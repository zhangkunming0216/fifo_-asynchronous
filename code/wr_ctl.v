==> flow/design.v <==
`timescale 1ns / 1ps
module wr_ctl#(
	parameter           FIFO_DEPTH = 8
)(
	input 									wr_en,
	input 									wr_clk,
	input 									wr_rst_n,
	input	[FIFO_DEPTH   :0]       		rd_addr_glay,
	output	[FIFO_DEPTH-1 :0]       		wr_addr_bin,
	output	[FIFO_DEPTH   :0]       		wr_addr_glay,
	output	reg					    		wr_full
    );
	reg [FIFO_DEPTH :0]  wr_addr_bin_r;
	wire [FIFO_DEPTH :0]  wr_addr_bin_wire;
	assign wr_addr_bin_wire = wr_addr_bin_r +(!wr_full && wr_en);
	always @(posedge wr_clk) begin
		if(!wr_rst_n)
			wr_addr_bin_r <= 0;
		else
			wr_addr_bin_r <= wr_addr_bin_wire;
	end
	assign wr_addr_bin =  wr_addr_bin_r;
	wire [FIFO_DEPTH :0]  wr_addr_glay_wire;
	assign wr_addr_glay_wire = (wr_addr_bin_wire>>1)^wr_addr_bin_wire;
	reg [FIFO_DEPTH :0]  wr_addr_glay_r;
	always @(posedge wr_clk) begin
		if(!wr_rst_n)
			wr_addr_glay_r <= 0;
		else 
			wr_addr_glay_r <= wr_addr_glay_wire;
	end
	assign wr_addr_glay = wr_addr_glay_r;
	reg [FIFO_DEPTH :0]  rd_addr_glay_r1;
	reg [FIFO_DEPTH :0]  rd_addr_glay_r2;
	always @(posedge wr_clk) begin
		if(!wr_rst_n)
			{rd_addr_glay_r2,rd_addr_glay_r1} <= 0;
		else 
			{rd_addr_glay_r2,rd_addr_glay_r1} <= {rd_addr_glay_r1,rd_addr_glay};
	end
	wire wr_full_w;
	wire [FIFO_DEPTH :0] wr_addr_glay_wire1;
	assign wr_addr_glay_wire1={~wr_addr_glay_wire[FIFO_DEPTH:FIFO_DEPTH-1],wr_addr_glay_wire[FIFO_DEPTH-2:0]}; 
	assign wr_full_w = wr_addr_glay_wire1==rd_addr_glay_r2;
	always @(posedge wr_clk) begin
		if(!wr_rst_n)
			wr_full <= 0;
		else	
			wr_full <=  wr_full_w;
	end
endmodule
## Reports on wr_ctl

What the tools print for wr_ctl, step after step.
Line numbers count from 1 in the design file above.
Operators carry their Yosys type and port widths (W data, S select, Z words).
Cell names lack the library's common part.
Not given: -

| set-up | value |
|---|---|
| top | wr_ctl |
| clock | wr_clk |
| standard-cell library | sky130hd |
| library corner | tt_025C_1v80 |

## Word-level counts

Source: Yosys, flattened and elaborated, memories not mapped. Widths are those after wreduce; folded enables and synchronous resets count as part of the registers. Registers that Yosys merges into a memory's read port (data or address) are not register bits. Print and check cells do not count. Equal cells are merged and count once.

| word-level totals | value |
|---|---|
| register bits after elaboration | 37 |
| bits in latches | 0 |
| RAM bits | 0 |
| ROM bits | 0 |
| clocked read ports x word width | 0 |
| memories | 0 |
| bits of input ports | 12 |
| output and inout bits | 18 |
| word-level cells | 11 |

| operators by class | value |
|---|---|
| add/subtract/negate cells | 1 |
| multiply operators | 0 |
| divide/modulo/power cells | 0 |
| $lt $le $gt $ge | 0 |
| equal/unequal tests | 1 |
| shifts and indexed selects | 0 |
| multiplexer cells | 0 |
| bitwise operators | 2 |
| reductions and logical operators | 2 |

Operator list:

| operator | count |
|---|---|
| $xor A8 B9 Y9 | 1 |
| $add A9 B1 Y9 | 1 |
| $eq A9 B9 Y1 | 1 |
| $not A2 Y2 | 1 |
| $logic_and A1 B1 Y1 | 1 |
| $logic_not A1 Y1 | 1 |

## Longest topological paths

Depth = most cells in a row (Yosys ltp): at word level without a register or memory, in the mapped netlist without a sequential cell, where the memories' decode and read muxes count.

| logic depth | value |
|---|---|
| word-level depth | 6 |
| ABC_AREA | 0 |
| depth in mapped cells | 10 |
| depth with buffers taken out | 9 |

## Synthesis result

Yosys stat after the flow's synthesis: flattened, memories mapped to cells. It holds for the ABC_AREA given above (unset counts as 0); a run with the other value may have another netlist.
The area totals of this step are shown rounded.

| mapped netlist | value |
|---|---|
| standard cells after synthesis | 145 |
| synthesis area | 1540 um^2 |
| area of sequential cells | 721 um^2 |
| mapped flip-flops | 36 |
| buffers | 9 |

Cells by type:

| cell type | count | area in all (um^2) |
|---|---|---|
| dfxtp_1 | 36 | 720.691 |
| and2_1 | 34 | 212.704 |
| xor2_1 | 13 | 113.859 |
| xnor2_1 | 10 | 87.584 |
| ha_1 | 3 | 37.536 |
| xor2_4 | 1 | 27.526 |
| xor3_1 | 1 | 23.773 |
| buf_4 | 3 | 22.522 |
| buf_6 | 2 | 22.522 |
| nand2_1 | 6 | 22.522 |
| and4b_1 | 2 | 20.019 |
| xor2_2 | 1 | 16.266 |
| a21oi_1 | 3 | 15.014 |
| and2b_1 | 2 | 15.014 |
| nand3_1 | 3 | 15.014 |
| nand4_1 | 2 | 12.512 |
| nor2b_1 | 2 | 12.512 |
| nor4_2 | 1 | 12.512 |

Not listed: further types 16, cells in them 20.

## Worst setup path after synthesis

OpenSTA on the mapped netlist: ideal clock, no wires. The path of least setup slack (recovery checks aside). Input and output delay are each 20% of the period. Register names are those of the netlist, which keeps one name where synthesis merged equal registers.

| timing post-synthesis | value |
|---|---|
| kind | input port to flip-flop |
| from | in wr_en |
| to | reg wr_full |
| period | 2.33 ns |
| input delay | 0.466 ns |
| library setup time | 0.088 ns |
| launch time at the first pin | 0.466 ns |
| arrival time | 2.028 ns |
| required time | 2.242 ns |
| slack | 0.214 ns |
| path delay | 1.650 ns |
| stages on the path | 10 |
| path buffers | 1 |
| synthesis period reached | 2.116 ns |

"path delay" = arrival - input delay + setup time.
"stages on the path" counts driving pins, that of a launching flip-flop among them; a cell with two outputs on the path counts twice.
"synthesis period reached" = period - worst setup slack (recovery checks aside). The figure is calculated, with input and output delays left at 20% of the set period.
Between the ends stands the longest chain of elaborated cells between them, by number of cells; it is not shown to be the way that was timed. Of several equally long chains one is given.
Each line given opens the expression or statement behind the cell; cells for indexed reads and writes are added by Yosys, which also makes memories of some case tables.

| between the ends, post-synthesis | value |
|---|---|
| path through | nor2b_1 -> ha_1 -> ha_1 -> buf_6 -> and4b_1 -> a21oi_1 -> o22a_2 -> xnor2_1 -> nand2_1 -> nor4_2 |
| length of the longest elaborated chain | 5 |
| elaborated cells between the ends (all ways) | 5 |
| source lines of those cells | 4 |
| those cells by class | 1 x add/sub; 1 x eq/ne; 2 x logic; 1 x reduce/logical |

RTL lines, path post-synthesis:

| element | RTL line | text |
|---|---|---|
| start: declaration | 5 | `input wr_en,` |
| $logic_and A1 B1 Y1 | 15 | `assign wr_addr_bin_wire = wr_addr_bin_r +(!wr_full && wr_en);` |
| $add A9 B1 Y9 | 15 |  |
| $xor A8 B9 Y9 | 24 | `assign wr_addr_glay_wire = (wr_addr_bin_wire>>1)^wr_addr_bin_wire;` |
| $not A2 Y2 | 43 | `assign wr_addr_glay_wire1={~wr_addr_glay_wire[FIFO_DEPTH:FIFO_DEPTH-1],wr_addr_glay_wire[FIFO_DEPTH-2:0]};` |
| $eq A9 B9 Y1 | 44 | `assign wr_full_w = wr_addr_glay_wire1==rd_addr_glay_r2;` |
| end: assignment | 47 | `wr_full <= 0;` |
| end: assignment | 49 | `wr_full <= wr_full_w;` |
| end: declaration | 11 | `output reg wr_full` |

## Worst path after layout

Path of least setup slack in the final report of run A (OpenROAD, finished layout, wires in). Where an end is a register, its clock arrival counts in the times.

| timing post-layout | value |
|---|---|
| kind | input port to flip-flop |
| from | in wr_en |
| to | reg wr_full |
| period | 2.49 ns |
| input delay | 0.50 ns |
| library setup time | 0.08 ns |
| launch time at the first pin | 0.50 ns |
| arrival time | 2.63 ns |
| required time | 2.74 ns |
| slack | 0.11 ns |
| stages on the path | 10 |
| path buffers | 2 |

Between the ends stands the longest chain of elaborated cells between them, by number of cells; it is not shown to be the way that was timed. Of several equally long chains one is given.

| between the ends, post-layout | value |
|---|---|
| path through | clkdlybuf4s50_1 -> nor2b_2 -> ha_1 -> ha_4 -> buf_4 -> xor2_1 -> xnor2_1 -> xnor2_1 -> o2111ai_1 -> nor4_2 |
| length of the longest elaborated chain | 5 |
| elaborated cells between the ends (all ways) | 5 |
| source lines of those cells | 4 |
| those cells by class | 1 x add/sub; 1 x eq/ne; 2 x logic; 1 x reduce/logical |

RTL lines, path post-layout:

| element | RTL line | text |
|---|---|---|
| start: declaration | 5 | `input wr_en,` |
| $logic_and A1 B1 Y1 | 15 | `assign wr_addr_bin_wire = wr_addr_bin_r +(!wr_full && wr_en);` |
| $add A9 B1 Y9 | 15 |  |
| $xor A8 B9 Y9 | 24 | `assign wr_addr_glay_wire = (wr_addr_bin_wire>>1)^wr_addr_bin_wire;` |
| $not A2 Y2 | 43 | `assign wr_addr_glay_wire1={~wr_addr_glay_wire[FIFO_DEPTH:FIFO_DEPTH-1],wr_addr_glay_wire[FIFO_DEPTH-2:0]};` |
| $eq A9 B9 Y1 | 44 | `assign wr_full_w = wr_addr_glay_wire1==rd_addr_glay_r2;` |
| end: assignment | 47 | `wr_full <= 0;` |
| end: assignment | 49 | `wr_full <= wr_full_w;` |
| end: declaration | 11 | `output reg wr_full` |

Wiki page: wr_ctl / flow data

Measured data: module wr_ctl, platform sky130hd, 2 stored runs of the flow under differing settings, order arbitrary. Input and output delays are each 20% of the period that was set; the output load is 0.01 pF.
"achieved clock period" means the clock period less the worst setup slack. The figure is calculated, with input and output delays left at 20% of the set period.
"critical path time" means the part of the period allowed to the worst setup path (the constraints hold back 20% at inputs and 20% at outputs) less its slack; where the path has registers, the arrival times of their clocks count too.
By "total power after layout" is meant OpenSTA's value without simulated activity: inputs other than the clock are taken to toggle once in ten clock periods, and the tool carries that through the logic.
The measured numbers are rounded.

#### Run A

| setting | value |
|---|---|
| period_ns | `2.49` |
| CORE_UTILIZATION | `48` |
| CAP_MARGIN | `20` |
| CORE_MARGIN | `2` |
| SLEW_MARGIN | `20` |

| result | value |
|---|---|
| worst hold slack in the final report | 0.438 ns |
| post-route setup TNS | 0.000 ns |
| critical path time | 1.88 ns |
| worst setup path kind | input port to flip-flop |
| achieved clock period | 2.380 ns |
| standard-cell area after layout | 2000 um^2 |
| total power after layout | 1020 uW |
| worst slack on setup checks | 0.110 ns |
| die size | 3680 um^2 |
| post-route utilization | 65.6% |
| chip area in the Yosys report | 1540 um^2 |

#### Run B

| setting | value |
|---|---|
| period_ns | `3.23` |
| CORE_UTILIZATION | `37` |
| SETUP_SLACK_MARGIN | `0.65` |
| PLACE_DENSITY_LB_ADDON | `0.26` |
| CORE_MARGIN | `2` |
| CELL_PAD_IN_SITES_GLOBAL_PLACEMENT | `2` |
| CELL_PAD_IN_SITES_DETAIL_PLACEMENT | `1` |
| GPL_ROUTABILITY_DRIVEN | `0` |
| CTS_CLUSTER_SIZE | `27` |
| SLEW_MARGIN | `40` |
| CAP_MARGIN | `20` |

| result | value |
|---|---|
| worst hold slack in the final report | 0.436 ns |
| post-route setup TNS | 0.000 ns |
| critical path time | 1.57 ns |
| worst setup path kind | input port to flip-flop |
| achieved clock period | 2.219 ns |
| standard-cell area after layout | 2070 um^2 |
| total power after layout | 911 uW |
| worst slack on setup checks | 1.01 ns |
| die size | 4690 um^2 |
| post-route utilization | 51.6% |
| chip area in the Yosys report | 1540 um^2 |
