==> flow/design.v <==
`timescale 1ns / 1ps
module rd_ctl#(
	parameter FIFO_DEPTH = 8
)(
	input 									rd_en,
	input 									rd_clk,
	input 									rd_rst_n,
	input	[FIFO_DEPTH   :0]       		wr_addr_glay,
	output	[FIFO_DEPTH-1 :0]       		rd_addr_bin,
	output	[FIFO_DEPTH   :0]       		rd_addr_glay,
	output	reg					    		rd_empty
    );
	reg  [FIFO_DEPTH : 0]                    rd_addr_bin_r;
	wire [FIFO_DEPTH : 0]                    rd_addr_bin_wire;
	assign rd_addr_bin_wire = rd_addr_bin_r +(!rd_empty && rd_en); 
	always @(posedge rd_clk) begin
		if(!rd_rst_n)
			rd_addr_bin_r <= 0;
		else
			rd_addr_bin_r <= rd_addr_bin_wire;
	end
	assign  rd_addr_bin = rd_addr_bin_r;
	wire [FIFO_DEPTH : 0]              rd_addr_glay_wire;
	assign  rd_addr_glay_wire = (rd_addr_bin_wire>>1) ^ rd_addr_bin_wire;
	reg [FIFO_DEPTH : 0]              rd_addr_glay_r;
	always @(posedge rd_clk) begin
		if(!rd_rst_n)
			rd_addr_glay_r <= 0;
		else
			rd_addr_glay_r <= rd_addr_glay_wire;
	end
	assign rd_addr_glay = rd_addr_glay_r;
	reg [FIFO_DEPTH :0 ] wr_addr_glay_r1;
	reg [FIFO_DEPTH :0 ] wr_addr_glay_r2;
	always @(posedge rd_clk)begin
		if(!rd_rst_n)
			{wr_addr_glay_r2,wr_addr_glay_r1} <= 0;
		else 
			{wr_addr_glay_r2,wr_addr_glay_r1} <= {wr_addr_glay_r1, wr_addr_glay};
	end
	wire rd_empty_wire;
	assign rd_empty_wire =  wr_addr_glay_r2== rd_addr_glay_wire;
	always @(posedge rd_clk) begin
		if(!rd_rst_n)
			rd_empty <= 0;
		else
			rd_empty <= rd_empty_wire;
	end
endmodule
# --- Step by step through the tools: rd_ctl ---
# Tool output for the design above, in the order of the flow.
# Line numbers count from 1 in the design file above.
# Operators: Yosys type, input widths -> output width; for muxes data width and select width s.
# Cell names lack the library's common part.
setup:
  top: "rd_ctl"
  clock: "rd_clk"
  cell_library: "sky130hd"
  pvt_corner: "tt_025C_1v80"

# --- Word level ---
# Source: Yosys, flattened and elaborated, memories not mapped. Widths are those after wreduce; folded enables and synchronous resets count as part of the registers. Registers that Yosys merges into a memory's read port (data or address) are not register bits. Print and check cells do not count. Equal cells are merged and count once.
word_totals:
  ff_bits: 37
  inputBits: 12
  out_inout_bits: 18
classes:
  addsub: 1
  equal: 1
  logic: 1
  reduce_and_logical: 2
ops:
  columns: ["operator", "n"]
  rows:
  - ["$xor 8x9->9", 1]
  - ["$add 9x1->9", 1]
  - ["$eq 9x9->1", 1]
  - ["$logic_and 1x1->1", 1]
  - ["$logic_not 1->1", 1]

# --- Logic depth ---
# Yosys ltp: most cells in a row. Word level: on the elaborated netlist, between registers, memories and ports. Mapped: between sequential cells and ports; inverters and the memories' decode and read muxes count.
depth:
  ltp_word: 5
  abc_area: 0
  depth_mapped: 10
  depth_no_buf: 9

# --- Mapped cells and area ---
# Yosys stat after the flow's synthesis: flattened, memories mapped to cells. It holds for the ABC_AREA given above (unset counts as 0); a run with the other value may have another netlist.
mapped:
  mapped_cells: 166
  yosys_area_um2: 1620.3
  ff_cells: 36
  n_buf: 12
types:
  columns: ["cell_type", "n"]
  rows:
  - ["dfxtp_1", 36]
  - ["and2_1", 25]
  - ["xnor2_1", 14]
  - ["xor2_1", 9]
  - ["a21oi_1", 11]
  - ["nor2_1", 11]
  - ["ha_1", 3]
  - ["o21ai_0", 7]
  - ["buf_6", 3]
  - ["or3_1", 4]
  - ["nand2_1", 6]
  - ["mux2i_1", 2]
  - ["nand3_1", 4]
  - ["nand3_4", 1]
  - ["xnor2_2", 1]
  - ["a311oi_2", 1]
  - ["buf_2", 3]
  - ["buf_4", 2]
# Other cell types: 18; their cells: 23.

# --- Path before layout ---
# Source: OpenSTA report_checks on the synthesized netlist (no wires, ideal clock, input and output delay 20% of the period each), path of least setup slack; recovery checks are left aside. Register names are those of the netlist, which keeps one name where synthesis merged equal registers.
synth_timing:
  path_type: "input to register"
  from: "input rd_en"
  to: "register rd_empty"
  period_ps: 4720
  input_delay_ps: 944
  t_first_pin_ps: 944
  t_arrival_ps: 2550
  setup_slack_ps: 2054
  delay_ps: 1722
  driving_pins: 10
  synth_period_reached_ps: 2666
# "delay_ps" is the arrival time less input delay plus setup time.
# "driving_pins": output pins that drive a net of the path, with the launching flip-flop's if there is one; two outputs of one cell count as two.
# "synth_period_reached_ps" is the clock period less the worst setup slack; recovery checks do not enter. This is arithmetic on one report: input and output delays are still those of the set period (20% each).
# Between the ends stands the longest chain of elaborated cells between them, by number of cells; it is not shown to be the way that was timed. Of several equally long chains one is given.
# A line is the first line of the expression or statement that the cell stems from. Yosys adds cells for indexed reads and writes and turns some case tables into memories.
synth_via:
  path_cell_list: "nor2b_1 -> ha_1 -> ha_1 -> nand2_1 -> or3_1 -> buf_6 -> xnor2_2 -> a21oi_1 -> a211oi_2 -> and4_1"
  elab_chain_cells: 4
synth_rtl:
  columns: ["item", "line", "rtl"]
  rows:
  - ["start, declared", 5, "input rd_en,"]
  - ["$logic_and 1x1->1", 15, "assign rd_addr_bin_wire = rd_addr_bin_r +(!rd_empty && rd_en);"]
  - ["$add 9x1->9", 15, null]
  - ["$xor 8x9->9", 24, "assign rd_addr_glay_wire = (rd_addr_bin_wire>>1) ^ rd_addr_bin_wire;"]
  - ["$eq 9x9->1", 42, "assign rd_empty_wire = wr_addr_glay_r2== rd_addr_glay_wire;"]
  - ["end, assigned", 45, "rd_empty <= 0;"]
  - ["end, assigned", 47, "rd_empty <= rd_empty_wire;"]
  - ["end, declared", 11, "output reg rd_empty"]

# --- Worst path after layout ---
# Path of least setup slack in the final report of entry A (OpenROAD, finished layout, wires in). Where an end is a register, its clock arrival counts in the times.
# The path's times are printed in steps of 10 ps; the period is the one set.
layout_timing:
  path_type: "input to register"
  from: "input rd_en"
  to: "register rd_empty"
  period_ps: 2470
  input_delay_ps: 490
  t_first_pin_ps: 490
  t_arrival_ps: 2690
  setup_slack_ps: 30
  driving_pins: 11
# Between the ends stands the longest chain of elaborated cells between them, by number of cells; it is not shown to be the way that was timed. Of several equally long chains one is given.
layout_via:
  path_cell_list: "clkdlybuf4s50_1 -> nor2b_4 -> ha_2 -> ha_4 -> buf_6 -> a21oi_1 -> nand3b_1 -> a21oi_1 -> xor2_1 -> a211oi_2 -> and4_1"
  elab_chain_cells: 4
layout_rtl:
  columns: ["item", "line", "rtl"]
  rows:
  - ["start, declared", 5, "input rd_en,"]
  - ["$logic_and 1x1->1", 15, "assign rd_addr_bin_wire = rd_addr_bin_r +(!rd_empty && rd_en);"]
  - ["$add 9x1->9", 15, null]
  - ["$xor 8x9->9", 24, "assign rd_addr_glay_wire = (rd_addr_bin_wire>>1) ^ rd_addr_bin_wire;"]
  - ["$eq 9x9->1", 42, "assign rd_empty_wire = wr_addr_glay_r2== rd_addr_glay_wire;"]
  - ["end, assigned", 45, "rd_empty <= 0;"]
  - ["end, assigned", 47, "rd_empty <= rd_empty_wire;"]
  - ["end, declared", 11, "output reg rd_empty"]

# Module rd_ctl, platform sky130hd: 2 stored runs of the flow (Yosys, OpenROAD) with differing settings, in no particular order. Input and output delays are each 20% of the period that was set; the output load is 0.01 pF.
# "achieved_period_ps" is the run's clock period less its worst setup slack. It is reckoned from that one timing run; input and output delays stay at 20% of the period that was set.
# "worst_path_ps": the worst setup path's part of the clock period (all of it between registers, 20% less for each end at a port) less its slack. A launch clock that arrives late makes it longer, a capture clock that arrives late makes it shorter.
# "power.total_uw" rests on the timing tool's default activity at the inputs, not on a simulated workload.
# "worst_path_ps" is given in steps of 10 ps.
runs:
  - name: "entry A"
    settings:
      period_ns: 2.47
      CORE_UTILIZATION: 60
      PLACE_DENSITY_LB_ADDON: 0.01
      CORE_ASPECT_RATIO: 1.07
      GPL_TIMING_DRIVEN: 0
      CTS_CLUSTER_DIAMETER: 369
      MIN_ROUTING_LAYER: "met1"
      MAX_ROUTING_LAYER: "met5"
      CAP_MARGIN: 20
      CORE_MARGIN: 2
      SLEW_MARGIN: 20
    results:
      worst_path_ps: 1950
      path_kind: "input to register"
      finish.stdcell_area_um2: 2103.3
      achieved_period_ps: 2443
      synthArea_um2: 1620.3
      finish.utilization_pct: 81.9
      hold_ws_ps: 443
      worst_setup_slack_ps: 27
      power.total_uw: 1230
      die_um2: 3132.3
      setupTns_ps: 0
  - name: "entry B"
    settings:
      period_ns: 2.33
      SETUP_SLACK_MARGIN: -0.1
      CAP_MARGIN: 20
      CORE_MARGIN: 2
      CORE_UTILIZATION: 40
      SLEW_MARGIN: 20
    results:
      worst_setup_slack_ps: -7
      worst_path_ps: 1870
      path_kind: "input to register"
      setupTns_ps: -7
      hold_ws_ps: 429
      finish.utilization_pct: 55.9
      power.total_uw: 1259
      die_um2: 4575.9
      finish.stdcell_area_um2: 2203.4
      achieved_period_ps: 2337
      synthArea_um2: 1620.3
